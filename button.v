==> flow/design.v <==
module button (clock, reset, finish, switch, button, area);
	input clock, reset, finish, switch;
	input [3:0] button;
	output reg [2:0] area;
	reg [3:0] pre;
	initial begin
		area = 3'b000;
		pre = 4'b1111;
	end
	always @(posedge clock) begin
		if      (!reset) begin
			area = 3'b000;
			pre = 4'b1111;
		end
		else if (finish) begin
		end
		else if (switch) begin
			if (pre == button) begin
			end
			else if (button == 4'b0111 && (area <= 3)) begin
				area = area + 3'b100;
			end
			else if (button == 4'b1011 && (area >= 4)) begin
				area = area - 3'b100;
			end
			else if (button == 4'b1101 && (area != 0 && area != 4)) begin
				area = area - 3'b001;
			end
			else if (button == 4'b1110 && (area != 3 && area != 7)) begin
				area = area + 3'b001;
			end
			else begin
			end
			pre = button;
		end
		else begin
		end
	end
endmodule
Reports on button
The steps from the RTL of button to its reports follow in flow order.
Line numbers count from 1 in the design file above.
Operators: Yosys type, input widths -> output width; for muxes data width and select width s.
Library cell names are shortened.
{ "inputs": {"top_module": "button", "clock_port": "clock", "library": "sky130hd", "pvt_corner": "tt_025C_1v80"} }

Elaborated design
Counts by Yosys on the flattened word-level netlist (proc, flatten, opt, wreduce; memories kept). Register bits leave out memories and registers merged into their read ports (data or address). Print and check cells are left out. Cells with the same type and inputs are merged into one.
{ "op_classes": {"addsub": 4, "compare": 2, "n_eq": 8, "muxes": 4, "bitwise": 2, "reduce_and_logical": 10} }
{ "ops": {"columns": ["op", "n"], "rows": [
  ["$eq 4x4->1 const B", 3],
  ["$mux 3", 4],
  ["$logic_and 1x1->1", 6],
  ["$ne 3x3->1 const B", 2],
  ["$eq 4x3->1 const B", 1],
  ["$eq 4x4->1", 1],
  ["$reduce_and 4->1", 1],
  ["$reduce_bool 4->1", 1],
  ["$add 3x1->3 const B", 1],
  ["$sub 3x1->3 const B", 1],
  ["$le 3x2->1 const B", 1],
  ["$ne 3x2->1 const B", 1],
  ["$add 3x3->3 const B", 1],
  ["$sub 3x3->3 const B", 1],
  ["$ge 3x3->1 const B", 1],
  ["$reduce_bool 3->1", 1],
  ["$not 1->1", 2],
  ["$reduce_and 2->1", 1]
]} }
{ "word_totals": {"reg_bits": 7} }

Longest topological paths
Longest topological path by Yosys (ltp), each cell counted once; first at word level (registers and memories cut), then after technology mapping (sequential cells cut; the memories' decode and read muxes count).
{ "logic_depth": {"word_depth": 7, "ABC_AREA": 0, "ltp_mapped": 8} }

Synthesis result
The flow's flattened synthesis, as Yosys stat reports it; memories are mapped. The netlist is that of the ABC_AREA named above (0 if unset); the other value can give another one.
{ "types": {"columns": ["type", "n", "area_total_um2"], "rows": [
  ["dfxtp_1", 7, 140.134],
  ["xor2_1", 5, 43.792],
  ["nand2_1", 11, 41.29],
  ["mux2i_1", 4, 40.038],
  ["o41ai_2", 1, 16.266],
  ["and2b_1", 2, 15.014],
  ["nand4b_2", 1, 15.014],
  ["ha_1", 1, 12.512],
  ["nand2b_1", 2, 12.512],
  ["nor2b_1", 2, 12.512],
  ["a21oi_1", 2, 10.01],
  ["clkdlybuf4s25_2", 1, 10.01],
  ["nor3_2", 1, 10.01],
  ["o21ai_0", 2, 10.01],
  ["a2bb2oi_1", 1, 8.758],
  ["o2111ai_1", 1, 8.758],
  ["o311ai_0", 1, 8.758],
  ["a21o_1", 1, 7.507]
]} }
Other cell types: 10; their cells: 11.
{ "mapped": {"mapped_cells": 57, "yosys_area_um2": 483.0, "sequential_area_um2": 140.1, "ff_cells": 7, "n_buf": 2} }

Worst setup path after synthesis
OpenSTA on the mapped netlist: ideal clock, no wires. The path of least setup slack (recovery checks aside). Input and output delay are each 20% of the period. Register names are those of the netlist, which keeps one name where synthesis merged equal registers.
{ "synth_timing": {"path_type": "input port to flip-flop", "from": "input button[1]", "to": "register area[2]", "period_ns": 1.72, "input_delay_ns": 0.344, "setup_ns": 0.079, "launch_ns": 0.344, "arrival_time_ns": 1.651, "setup_slack_ns": -0.010, "delay_ns": 1.386, "driving_pins": 8, "n_path_buf": 0, "synth_period_reached_ns": 1.73} }
"delay_ns" = arrival - input delay + setup time.
"driving_pins": output pins that drive a net of the path, with the launching flip-flop's if there is one; two outputs of one cell count as two.
"synth_period_reached_ns" = period - worst setup slack (recovery checks aside). The figure is calculated, with input and output delays left at 20% of the set period.
Between the ends stands the longest chain of elaborated cells between them, by number of cells; it is not shown to be the way that was timed. Of several equally long chains one is given.
Each line given opens the expression or statement behind the cell; cells for indexed reads and writes are added by Yosys, which also makes memories of some case tables.
A register here has more assigning lines than the two given.
{ "synth_via": {"path_cell_list": "nand4b_2 > nand2_1 > o21ai_0 > ha_1 > or3_1 > a31oi_1 > o2111ai_1 > o211ai_1", "elab_chain_cells": 6, "cone_cells": 16, "classes_between": "eq/ne: 5; mux: 4; logic: 1; reduce/logical: 6"} }
{ "synth_rtl": {"columns": ["element", "line_no", "source"], "rows": [
  ["start: declaration", 3, "input [3:0] button;"],
  ["$eq 4x4->1", 29, "else if (button == 4'b1110 && (area != 3 && area != 7)) begin"],
  ["$logic_and 1x1->1", 29, null],
  ["$mux 3", 29, null],
  ["$mux 3", 26, "else if (button == 4'b1101 && (area != 0 && area != 4)) begin"],
  ["$mux 3", 23, "else if (button == 4'b1011 && (area >= 4)) begin"],
  ["$mux 3", 20, "else if (button == 4'b0111 && (area <= 3)) begin"],
  ["end: assignment", 21, "area = area + 3'b100;"],
  ["end: assignment", 24, "area = area - 3'b100;"],
  ["end: declaration", 4, "output reg [2:0] area;"]
]} }

Timing after layout
Path of least setup slack in the final report of flow run A (OpenROAD, finished layout, wires in). Where an end is a register, its clock arrival counts in the times.
{ "layout_timing": {"path_type": "input port to flip-flop", "from": "input button[2]", "to": "register area[2]", "period_ns": 3.06, "input_delay_ns": 0.61, "setup_ns": 0.07, "launch_ns": 0.61, "arrival_time_ns": 2.56, "setup_slack_ns": 0.67, "driving_pins": 9, "n_path_buf": 1} }
Between the ends stands the longest chain of elaborated cells between them, by number of cells; it is not shown to be the way that was timed. Of several equally long chains one is given.
A register here has more assigning lines than the two given.
{ "layout_via": {"path_cell_list": "clkdlybuf4s50_1 > nand4b_2 > nand2_1 > o21ai_0 > ha_1 > or3_1 > a31oi_1 > o2111ai_1 > o211ai_1", "elab_chain_cells": 6, "cone_cells": 16, "classes_between": "eq/ne: 5; mux: 4; logic: 1; reduce/logical: 6"} }
{ "layout_rtl": {"columns": ["element", "line_no", "source"], "rows": [
  ["start: declaration", 3, "input [3:0] button;"],
  ["$eq 4x4->1", 29, "else if (button == 4'b1110 && (area != 3 && area != 7)) begin"],
  ["$logic_and 1x1->1", 29, null],
  ["$mux 3", 29, null],
  ["$mux 3", 26, "else if (button == 4'b1101 && (area != 0 && area != 4)) begin"],
  ["$mux 3", 23, "else if (button == 4'b1011 && (area >= 4)) begin"],
  ["$mux 3", 20, "else if (button == 4'b0111 && (area <= 3)) begin"],
  ["end: assignment", 21, "area = area + 3'b100;"],
  ["end: assignment", 24, "area = area - 3'b100;"],
  ["end: declaration", 4, "output reg [2:0] area;"]
]} }

Data sheet: physical implementation of button

Settings and measured results of 2 stored flow runs for module button (sky130hd), not sorted in any way. The constraints put input and output delay at 20% of the set period each and load the outputs with 0.01 pF.
By "timing.achieved_period_ns" is meant the clock period of the run minus its worst setup slack. This is arithmetic on one report: input and output delays are still those of the set period (20% each).
"worst_path_time_ns": the worst setup path's part of the clock period (all of it between registers, 20% less for each end at a port) less its slack. A launch clock that arrives late makes it longer, a capture clock that arrives late makes it shorter.
"total_power_uw" is the tool's figure for a default switching activity; nothing was simulated.

Flow run A
==> flow/run.sh <==
#!/bin/bash
# the make line also repeats the synthesis and layout settings of config.mk as NAME=value (left out here)
make -C /OpenROAD-flow-scripts/flow DESIGN_CONFIG=/design/flow/config.mk WORK_HOME=/design/flow/orfs CLKGATE_MAP_FILE= finish
==> flow/config.mk <==
export PLATFORM = sky130hd
export DESIGN_NAME = button
export DESIGN_NICKNAME = button
export VERILOG_FILES = /design/flow/design.v
export SDC_FILE = /design/flow/constraint.sdc
export NUM_CORES = 4
export LEC_CHECK = 0
export CAP_MARGIN = 20
export CORE_MARGIN = 2
export CORE_UTILIZATION = 40
export SLEW_MARGIN = 20
==> flow/constraint.sdc <==
create_clock -name core_clock -period 3.06 [get_ports {clock}]
set_input_delay 0.6120 -clock core_clock [delete_from_list [all_inputs] [get_ports {clock}]]
set_output_delay 0.6120 -clock core_clock [all_outputs]
set_load 0.01 [all_outputs]

==> results of flow run A, as JSON <==
{
  "util_pct": 56.5,
  "fin_ws_ns": 0.674,
  "yosys.chip_area_um2": 483.0,
  "design.die.area_um2": 1501.2,
  "total_power_uw": 223.3,
  "timing.achieved_period_ns": 2.386,
  "stdcell_area_um2": 628.1,
  "worst_path_time_ns": 1.77,
  "path_kind": "input port to flip-flop",
  "final_hold_ws_ns": 0.491,
  "tns_setup_ns": 0.000
}

Flow run B
==> flow/run.sh <==
#!/bin/bash
# the make line also repeats the synthesis and layout settings of config.mk as NAME=value (left out here)
make -C /OpenROAD-flow-scripts/flow DESIGN_CONFIG=/design/flow/config.mk WORK_HOME=/design/flow/orfs CLKGATE_MAP_FILE= finish
==> flow/config.mk <==
export PLATFORM = sky130hd
export DESIGN_NAME = button
export DESIGN_NICKNAME = button
export VERILOG_FILES = /design/flow/design.v
export SDC_FILE = /design/flow/constraint.sdc
export NUM_CORES = 4
export LEC_CHECK = 0
export CAP_MARGIN = 20
export CELL_PAD_IN_SITES_GLOBAL_PLACEMENT = 3
export CORE_MARGIN = 8
export CORE_UTILIZATION = 29
export PLACE_DENSITY_LB_ADDON = 0.12
export SLEW_MARGIN = 40
==> flow/constraint.sdc <==
create_clock -name core_clock -period 1.18 [get_ports {clock}]
set_input_delay 0.2360 -clock core_clock [delete_from_list [all_inputs] [get_ports {clock}]]
set_output_delay 0.2360 -clock core_clock [all_outputs]
set_load 0.01 [all_outputs]

==> results of flow run B, as JSON <==
{
  "util_pct": 57.0,
  "fin_ws_ns": -0.342,
  "yosys.chip_area_um2": 483.0,
  "design.die.area_um2": 3227.4,
  "total_power_uw": 629.8,
  "timing.achieved_period_ns": 1.522,
  "stdcell_area_um2": 878.3,
  "worst_path_time_ns": 1.29,
  "path_kind": "flip-flop to output port",
  "final_hold_ws_ns": 0.388,
  "tns_setup_ns": -1.028
}
