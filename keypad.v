==> flow/design.v <==
module keypad (clock, reset, finish, switch, keycol, keyrow, dot);
	input clock, reset, finish, switch;
	input [3:0] keycol;
	output reg [3:0] keyrow;
	output reg [15:0] dot;
	reg [7:0] pre;
	initial begin
		keyrow = 4'b0111;
		dot = 16'b0000000000000000;
		pre = 8'b11111111;
	end
	always @(posedge clock) begin
		if (!reset) begin
			dot = 16'b0000000000000000;
			pre  = 8'b11111111;
		end
		else if (finish) begin
		end
		else if (switch) begin
			dot = 16'b0000000000000000;
			if ({keyrow, keycol} != pre) begin
				case ({keyrow, keycol})
					8'b11100111:	dot[15] = 1;  
					8'b11101011:	dot[11] = 1;  
					8'b11011011:	dot[10] = 1;  
					8'b10111011:	dot[9]  = 1;  
					8'b11101101:	dot[7]  = 1;  
					8'b11011101:	dot[6]  = 1;  
					8'b10111101:	dot[5]  = 1;  
					8'b11101110:	dot[3]  = 1;  
					8'b11011110:	dot[2]  = 1;  
					8'b10111110:	dot[1]  = 1;  
					8'b11010111:	dot[14] = 1;  
					8'b10110111:	dot[13] = 1;  
					8'b01111110:	dot[0]  = 1;  
					8'b01111101:	dot[4]  = 1;  
					8'b01111011:	dot[8]  = 1;  
					8'b01110111:	dot[12] = 1;  
					default:;
				endcase
			end
			else begin
			end
			case (keyrow)
				4'b0111:	keyrow = 4'b1011;
				4'b1011:	keyrow = 4'b1101;
				4'b1101:	keyrow = 4'b1110;
				4'b1110:	keyrow = 4'b0111;
				default:;
			endcase
			pre = {keyrow, keycol};
		end
		else begin
		end
	end
endmodule
Tool chain data of keypad
What the tools print for keypad, step after step.
Lines are those of the file above, counted from 1.
Operators carry their Yosys type and port widths (W data, S select, Z words).
Cell names lack the library's common part.
{ "design": {"top_module": "keypad", "clock_port": "clock", "library": "sky130hd", "lib_corner": "tt_025C_1v80"} }

Word level
Source: Yosys, flattened and elaborated, memories not mapped. Widths are those after wreduce. Registers that Yosys merges into a memory's read port (data or address) are not register bits. Print and check cells do not count. Equal cells are merged and count once.
{ "classes": {"n_addsub": 0, "multipliers": 0, "n_shift": 0, "compare": 0, "reduce_logical": 2, "muxes": 18, "n_eq": 21, "n_logic": 1, "div": 0} }
{ "ops": {"columns": ["op", "n"], "rows": [
  ["$eq A8 B8 Y1 const B", 12],
  ["$eq A8 B7 Y1 const B", 4],
  ["$pmux W4 S4", 1],
  ["$mux W16", 1],
  ["$mux W1", 16],
  ["$eq A4 B4 Y1 const B", 3],
  ["$ne A8 B8 Y1", 1],
  ["$eq A4 B3 Y1 const B", 1],
  ["$reduce_and A3 Y1", 1],
  ["$reduce_and A2 Y1", 1],
  ["$not A1 Y1", 1]
]} }
{ "word_totals": {"elab_cells": 45, "clocked_rd_ports_x_width": 0, "input_bits": 8, "latchBits": 0, "out_inout_bits": 20, "ramBits": 0, "memories": 0, "reg_bits": 28, "mem_bits_ro": 0} }

Depth
Longest topological path by Yosys (ltp), each cell counted once; first at word level (registers and memories cut), then after technology mapping (sequential cells cut; the memories' decode and read muxes count).
{ "logic_depth": {"ltp_word": 3, "ABC_AREA": 0, "depth_mapped": 6, "depth_no_buf": 4} }

Netlist
The flow's flattened synthesis, as Yosys stat reports it; memories are mapped. The netlist is that of the ABC_AREA named above (0 if unset); the other value can give another one.
The area totals of this step are shown rounded.
{ "synth_totals": {"flip_flops": 28, "n_buf": 6, "seqArea_um2": 601, "cell_count": 107, "area_um2": 1170} }
{ "types": {"columns": ["cell", "n", "type_area_um2"], "rows": [
  ["dfxtp_1", 24, 480.461],
  ["a32o_1", 16, 160.154],
  ["edfxtp_1", 4, 120.115],
  ["nand2_1", 22, 82.579],
  ["xor2_1", 8, 70.067],
  ["mux2_2", 4, 45.043],
  ["mux2i_1", 4, 40.038],
  ["nor3_1", 6, 30.029],
  ["nor4_2", 2, 25.024],
  ["nand3_1", 4, 20.019],
  ["nor4b_2", 1, 15.014],
  ["and2_1", 2, 12.512],
  ["buf_6", 1, 11.261],
  ["buf_2", 2, 10.01],
  ["nor3_2", 1, 10.01],
  ["buf_4", 1, 7.507],
  ["clkbuf_1", 2, 7.507],
  ["nand2_2", 1, 6.256]
]} }
Other cell types: 2; their cells: 2.

Timing after synthesis
OpenSTA on the mapped netlist: ideal clock, no wires. The path of least setup slack (recovery checks aside). Input and output delay are each 20% of the period. Register names are those of the netlist, which keeps one name where synthesis merged equal registers.
{ "synth_timing": {"path_kind": "register -> register", "from": "reg keyrow[0]", "to": "reg dot[10]", "required_ns": 1.543, "arrival_time_ns": 1.460, "setup_ns": 0.117, "t_first_pin_ns": 0.000, "driving_pins": 6, "clock_period_ns": 1.66, "slack_ns": 0.082, "delay_ns": 1.577, "n_path_buf": 1, "period_less_setup_slack_ns": 1.578} }
"delay_ns" = arrival - input delay + setup time.
"driving_pins" counts driving pins, that of a launching flip-flop among them; a cell with two outputs on the path counts twice.
"period_less_setup_slack_ns" = period - worst setup slack (recovery checks aside). The figure is calculated, with input and output delays left at 20% of the set period.
Between the ends stands the longest chain of elaborated cells between them, by number of cells; it is not shown to be the way that was timed. Of several equally long chains one is given.
Each line given opens the expression or statement behind the cell; cells for indexed reads and writes are added by Yosys, which also makes memories of some case tables.
A register here has more assigning lines than the two given.
{ "synth_between": {"cell_sequence": "edfxtp_1 -> xor2_1 -> nor4_2 -> nand2_2 -> buf_6 -> a32o_1", "elab_chain_cells": 3, "cells_between": 4, "lines_between": 2, "cone_classes": "2 x eq/ne; 2 x mux"} }
{ "synth_rtl": {"columns": ["element", "line", "rtl"], "rows": [
  ["start: declaration", 4, "output reg [3:0] keyrow;"],
  ["start: assignment", 45, "4'b0111: keyrow = 4'b1011;"],
  ["start: assignment", 46, "4'b1011: keyrow = 4'b1101;"],
  ["$eq A8 B8 Y1", 22, "case ({keyrow, keycol})"],
  ["$mux W1", 22, null],
  ["$mux W16", 21, "if ({keyrow, keycol} != pre) begin"],
  ["end: assignment", 20, "dot = 16'b0000000000000000;"],
  ["end: assignment", 25, "8'b11011011: dot[10] = 1;"],
  ["end: declaration", 5, "output reg [15:0] dot;"]
]} }

Path in the finished layout
Path of least setup slack in the final report of run 1 (OpenROAD, finished layout, wires in). Where an end is a register, its clock arrival counts in the times.
{ "layout_timing": {"path_kind": "register -> output", "from": "reg keyrow[1]", "to": "out keyrow[1]", "arrival_time_ns": 1.40, "slack_ns": 0.10, "n_path_buf": 2, "driving_pins": 3, "clock_period_ns": 1.88, "t_first_pin_ns": 0.32, "required_ns": 1.50, "out_delay_ns": 0.38} }
A register here has more assigning lines than the two given.
{ "layout_between": {"cell_sequence": "edfxtp_1 -> buf_4 -> clkdlybuf4s50_1", "elab_chain_cells": 0, "cells_between": 0, "lines_between": 0} }
{ "layout_rtl": {"columns": ["element", "line", "rtl"], "rows": [
  ["start: declaration", 4, "output reg [3:0] keyrow;"],
  ["start: assignment", 45, "4'b0111: keyrow = 4'b1011;"],
  ["start: assignment", 46, "4'b1011: keyrow = 4'b1101;"],
  ["end: declaration", 4, null]
]} }

Hand-over note for keypad

Module keypad, platform sky130hd: 2 stored runs of the flow (Yosys, OpenROAD) with differing settings, in no particular order. Input and output delays are each 20% of the period that was set; the output load is 0.01 pF.
"period_reached_ns" = clock period - worst setup slack. The figure is calculated, with input and output delays left at 20% of the set period.
By "worst_setup_path_time_ns" is meant the share of the clock period that the worst setup path is allowed (20% is reserved at inputs, 20% at outputs), minus its slack. Clock arrival times at its registers enter into it.
"fin_power_w" rests on the timing tool's default activity at the inputs, not on a simulated workload.
The results are shown rounded.
[
  {
    "run": "run 1",
    "settings": { "period_ns": 1.88, "CAP_MARGIN": 20, "CORE_MARGIN": 2, "CORE_UTILIZATION": 40, "SLEW_MARGIN": 20 },
    "results": { "post_synth_area_um2": 1170, "finish.stdcell_area_um2": 1640, "holdWs_ns": 0.485, "final_die_area_um2": 3360, "fin_power_w": 0.00107, "worst_setup_path_time_ns": 1.40, "timing.worst_path_kind": "register -> output", "period_reached_ns": 1.778, "timing.setup.tns_ns": 0.000, "util_pct": 59.3, "final_setup_ws_ns": 0.102 }
  },
  {
    "run": "run 2",
    "settings": { "period_ns": 0.922, "CORE_UTILIZATION": 53, "PLACE_DENSITY_LB_ADDON": 0.18, "HOLD_SLACK_MARGIN": 0.13, "CELL_PAD_IN_SITES_GLOBAL_PLACEMENT": 1, "CAP_MARGIN": 5, "MAX_ROUTING_LAYER": "met5", "CORE_MARGIN": 2, "SLEW_MARGIN": 20 },
    "results": { "post_synth_area_um2": 1170, "finish.stdcell_area_um2": 1950, "holdWs_ns": 0.409, "final_die_area_um2": 2590, "fin_power_w": 0.00235, "worst_setup_path_time_ns": 1.61, "timing.worst_path_kind": "register -> register", "period_reached_ns": 1.606, "timing.setup.tns_ns": -18.1, "util_pct": 96.4, "final_setup_ws_ns": -0.684 }
  }
]

End of note.
