==> flow/design.v <==
module seg_decoder (in, out);
	input [3:0]in;
	output reg [6:0]out;
	always @(*) begin
		case (in)
			4'b0000:    out = 7'b0000001;
			4'b0001:	out = 7'b1001111;
			4'b0010:	out = 7'b0010010;
			4'b0011:	out = 7'b0000110;
			4'b0100:	out = 7'b1001100;
			4'b0101:	out = 7'b0100100;
			4'b0110:	out = 7'b0100000;
			4'b0111:	out = 7'b0001111;
			4'b1000:	out = 7'b0000000;
			4'b1001:	out = 7'b0000100;
			4'b1010:	out = 7'b0001000;
			4'b1011:	out = 7'b1100000;
			4'b1100:	out = 7'b0110001;
			4'b1101:	out = 7'b1000010;
			4'b1110:	out = 7'b0110000;
			4'b1111:	out = 7'b0111000;
			default:;
		endcase
	end
endmodule
module timer (clock, reset, finish, switch, hr1, hr0, min1, min0, sec1, sec0);
	input clock, reset, finish, switch;
	output [6:0] hr1, hr0, min1, min0, sec1, sec0;
	reg [3:0] hr  [1:0];
	reg [3:0] min [1:0];
	reg [3:0] sec [1:0];
	integer cnt;
	seg_decoder sd5(hr[1] , hr1 );
	seg_decoder sd4(hr[0] , hr0 );
	seg_decoder sd3(min[1], min1);
	seg_decoder sd2(min[0], min0);
	seg_decoder sd1(sec[1], sec1);
	seg_decoder sd0(sec[0], sec0);
	initial begin
		hr [1] = 4'b0000;
		hr [0] = 4'b0000;
		min[1] = 4'b0000;
		min[0] = 4'b0000;
		sec[1] = 4'b0000;
		sec[0] = 4'b0000;
		cnt    = 0;
	end
	always @(posedge clock) begin
		if (!reset) begin
			hr [1] = 4'b0000;
			hr [0] = 4'b0000;
			min[1] = 4'b0000;
			min[0] = 4'b0000;
			sec[1] = 4'b0000;
			sec[0] = 4'b0000;
			cnt    = 0;
		end
		else if (finish) begin
			hr [1] = 4'b1000;
			hr [0] = 4'b1000;
			min[1] = 4'b1000;
			min[0] = 4'b1000;
			sec[1] = 4'b1000;
			sec[0] = 4'b1000;
			cnt    = 0;
		end
		else if (switch) begin
			if (cnt == 50000000) begin
				if (sec[0] == 9) begin
					sec[0] = 4'b0000;
					if (sec[1] == 5) begin
						sec[1] = 4'b0000;
						if (min[0] == 9) begin
							min[0] = 4'b0000;
							if (min[1] == 5) begin
								min[1] = 4'b0000;
								if (hr[0] == 9) begin
									hr[0] = 4'b0000;
									if (hr[1] == 9) begin
										hr[1] = 4'b0000;
									end
									else begin
										hr[1] = hr[1] + 4'b0001;
									end
								end
								else begin
									hr[0] = hr[0] + 4'b0001;
								end
							end
							else begin
								min[1] = min[1] + 4'b0001;
							end
						end
						else begin
							min[0] = min[0] + 4'b0001;
						end
					end
					else begin
						sec[1] = sec[1] + 4'b0001;
					end
				end
				else begin
					sec[0] = sec[0] + 4'b0001;
				end
				cnt = 0;
			end
			else begin
				cnt = cnt + 1;
			end
		end
		else begin
		end
	end
endmodule
# Step by step through the tools: timer
# What the tools print for timer, step after step.
# Line numbers count from 1 in the design file above.
# Operators carry their Yosys type and port widths (W data, S select, Z words).
# Cell names lack the library's common part.
# Not given: -
[design] design="timer" clock_port="clock" cell_library="sky130hd" lib_corner="tt_025C_1v80"

# Word level
# Source: Yosys, flattened and elaborated. Widths are those after wreduce. Registers that Yosys merges into a memory's read port (data or address) are not register bits. Print and check cells do not count. Equal cells are merged and count once.
# Memory sizes are those after Yosys's memory passes, which may raise the word count (mostly to a power of two), join words into wider ones and drop unused or constant bits.
[classes] n_addsub=7 equal=7 mux=40 n_logic=1 reduce_and_logical=20
[ops] op="$mux W4" n=39
[ops] op="$add A32 B2 Y32 const B" n=1
[ops] op="$eq A32 B27 Y1 const B" n=1
[ops] op="$mux W32" n=1
[ops] op="$add A4 B1 Y4 const B" n=6
[ops] op="$eq A4 B4 Y1 const B" n=4
[ops] op="$reduce_bool A2 Y1" n=7
[ops] op="$reduce_and A7 Y1" n=2
[ops] op="$reduce_and A6 Y1" n=2
[ops] op="$reduce_and A5 Y1" n=2
[ops] op="$eq A4 B3 Y1 const B" n=2
[ops] op="$reduce_and A4 Y1" n=2
[ops] op="$reduce_and A3 Y1" n=2
[ops] op="$reduce_and A2 Y1" n=2
[ops] op="$reduce_or A2 Y1" n=1
[ops] op="$not A1 Y1" n=1
[bits] regBits=56 mem_bits_ro=672 memories=6 inputBits=4 output_inout_bits=42 wordCells=94
[memory_table] memory="(no name shown)" words=16 width=7 rd=1 wr=0 line=5 source="case (in)"
[memory_table] memory="(no name shown)" words=16 width=7 rd=1 wr=0 line=5
[memory_table] memory="(no name shown)" words=16 width=7 rd=1 wr=0 line=5
[memory_table] memory="(no name shown)" words=16 width=7 rd=1 wr=0 line=5
[memory_table] memory="(no name shown)" words=16 width=7 rd=1 wr=0 line=5
[memory_table] memory="(no name shown)" words=16 width=7 rd=1 wr=0 line=5

# Depth
# Depth = most cells in a row (Yosys ltp): at word level without a register or memory, in the mapped netlist without a sequential cell, where the memories' decode and read muxes count.
[logic_depth] depth_word=10 abc_area=0 ltp_mapped=9 mapped_depth_nobuf=7

# Netlist
# Source: synth_stat.txt of the flow (Yosys; design flattened, memories mapped). It holds for the ABC_AREA given above (unset counts as 0); a run with the other value may have another netlist.
[by_type] type="dfxtp_1" n=56 type_area_um2=1.12E+03
[by_type] type="ha_1" n=38 type_area_um2=475.456
[by_type] type="o21ai_0" n=55 type_area_um2=275.264
[by_type] type="nand2_1" n=70 type_area_um2=262.752
[by_type] type="nor2_1" n=60 type_area_um2=225.216
[by_type] type="a21oi_1" n=32 type_area_um2=160.154
[by_type] type="xor2_1" n=16 type_area_um2=140.134
[by_type] type="mux2i_1" n=13 type_area_um2=130.125
[by_type] type="nand3_1" n=22 type_area_um2=110.106
[by_type] type="nand4_1" n=16 type_area_um2=100.096
[by_type] type="clkbuf_1" n=26 type_area_um2=97.594
[by_type] type="inv_1" n=22 type_area_um2=82.579
[by_type] type="xnor2_1" n=9 type_area_um2=78.826
[by_type] type="nor4_4" n=3 type_area_um2=63.811
[by_type] type="mux2_2" n=5 type_area_um2=56.304
[by_type] type="or3_1" n=8 type_area_um2=50.048
[by_type] type="nor4b_4" n=2 type_area_um2=47.546
[by_type] type="nand3b_1" n=6 type_area_um2=45.043
# Not listed: further types 37, cells in them 104.
[synth_totals] stdcells=563 synth_area_um2=4320.4 sequential_area_um2=1121.1 ff_cells=56 n_buf=37
# By module: a second synthesis without flattening, with its own total; a netlist apart from the flattened one above.
[unflattened] hier_cells=546 area_unflattened_um2=4531.8
# Rows give one instance, submodules left out.
[by_module] module="timer" n_inst=1 cells=348 mod_area_um2=2917.8 mod_seq_area_um2=1121.1
[by_module] module="seg_decoder" n_inst=6 cells=33 mod_area_um2=269.0 mod_seq_area_um2=0.0

# Worst setup path after synthesis
# Path of least setup slack by OpenSTA after synthesis, without wires, with an ideal clock, recovery checks aside; 20% of the period is set as input and as output delay. Where synthesis merged equal registers, the netlist keeps one of their names.
[synth_timing] path_type="input to register" startpoint="input port switch" endpoint="register hr[1][0]" period_ps=3260 input_delay_ps=652 setup_time_ps=65 launch_ps=652 t_arrival_ps=2090 required_time_ps=3195 slack_ps=1105 delay_ps=1503 stages=6 path_buffers=1 period_less_setup_slack_ps=2155
# "delay_ps" is the arrival time less input delay plus setup time.
# "stages" counts driving pins, that of a launching flip-flop among them; a cell with two outputs on the path counts twice.
# "period_less_setup_slack_ps" is the clock period less the worst setup slack; recovery checks do not enter. This is arithmetic on one report: input and output delays are still those of the set period (20% each).
# Between the ends stands the longest chain of elaborated cells between them, by number of cells; it is not shown to be the way that was timed. Of several equally long chains one is given.
# Each line given opens the expression or statement behind the cell; cells for indexed reads and writes are added by Yosys, which also makes memories of some case tables.
# A register here has more assigning lines than the two given.
[synth_via] cell_sequence="buf_2 -> nor4b_4 -> nand4_2 -> nor4_4 -> mux2_1 -> nor2_1" elab_chain_len=1 cone_cells=1 lines_between=0 cone_classes="1 x reduce/logical"
[synth_lines] item="start: declaration" line=27 source="input clock, reset, finish, switch;"
[synth_lines] item="$reduce_and A7 Y1"
[synth_lines] item="end: assignment" line=50 source="hr [1] = 4'b0000;"
[synth_lines] item="end: assignment" line=83 source="hr[1] = hr[1] + 4'b0001;"
[synth_lines] item="end: declaration" line=29 source="reg [3:0] hr [1:0];"

# Path in the finished layout
# From the final timing report of job 1: the path of least setup slack in the routed layout; clock arrival at registers is part of the times.
# The path's times are printed in steps of 10 ps; the period is the one set.
[layout_timing] path_type="register to output" startpoint="register sec[0][0]" endpoint="output port sec0[3]" period_ps=3690 out_delay_ps=740 launch_ps=280 t_arrival_ps=2200 required_time_ps=2950 slack_ps=750 stages=7 path_buffers=1
# Between the ends stands the longest chain of elaborated cells between them, by number of cells; it is not shown to be the way that was timed. Of several equally long chains one is given.
# The chain passes a memory read, where the word-level depth is cut; so it can be longer than that depth.
# A register here has more assigning lines than the two given.
[layout_via] cell_sequence="dfxtp_1 -> inv_1 -> ha_1 -> o21ai_0 -> nor2_1 -> a31oi_1 -> clkdlybuf4s50_1" elab_chain_len=1 cone_cells=1 lines_between=1 cone_classes="1 x memory"
[layout_lines] item="start: declaration" line=31 source="reg [3:0] sec [1:0];"
[layout_lines] item="start: assignment" line=55 source="sec[0] = 4'b0000;"
[layout_lines] item="start: assignment" line=103 source="sec[0] = sec[0] + 4'b0001;"
[layout_lines] item="$mem_v2 Z16 W7" line=5 source="case (in)"
[layout_lines] item="end: declaration" line=28 source="output [6:0] hr1, hr0, min1, min0, sec1, sec0;"

# Design timer on sky130hd. What follows are 2 stored runs of the flow, each under its own settings; their order means nothing. The constraints put input and output delay at 20% of the set period each and load the outputs with 0.01 pF.
# By "power_total_mw" is meant OpenSTA's value without simulated activity: inputs other than the clock are taken to toggle once in ten clock periods, and the tool carries that through the logic.
run="job 1" settings period_ns=3.69 CORE_UTILIZATION=31 TNS_END_PERCENT=55 ABC_AREA=0 SLEW_MARGIN=5 MIN_ROUTING_LAYER="met1" CAP_MARGIN=20 CORE_MARGIN=2
run="job 1" results yosys_chip_area_um2=4320.4 design_die_area_um2=14897.4 worst_setup_slack_ps=749 final_util_frac=0.363 final_cell_area_um2=4973.5 timing.setup.tns_ps=0 power_total_mw=1.160 ws_hold_ps=500
run="job 2" settings period_ns=2.25 SETUP_SLACK_MARGIN=0.35 CAP_MARGIN=20 CORE_MARGIN=2 CORE_UTILIZATION=40 SLEW_MARGIN=20
run="job 2" results yosys_chip_area_um2=4320.4 design_die_area_um2=11647.8 worst_setup_slack_ps=253 final_util_frac=0.603 final_cell_area_um2=6278.5 timing.setup.tns_ps=0 power_total_mw=1.867 ws_hold_ps=511
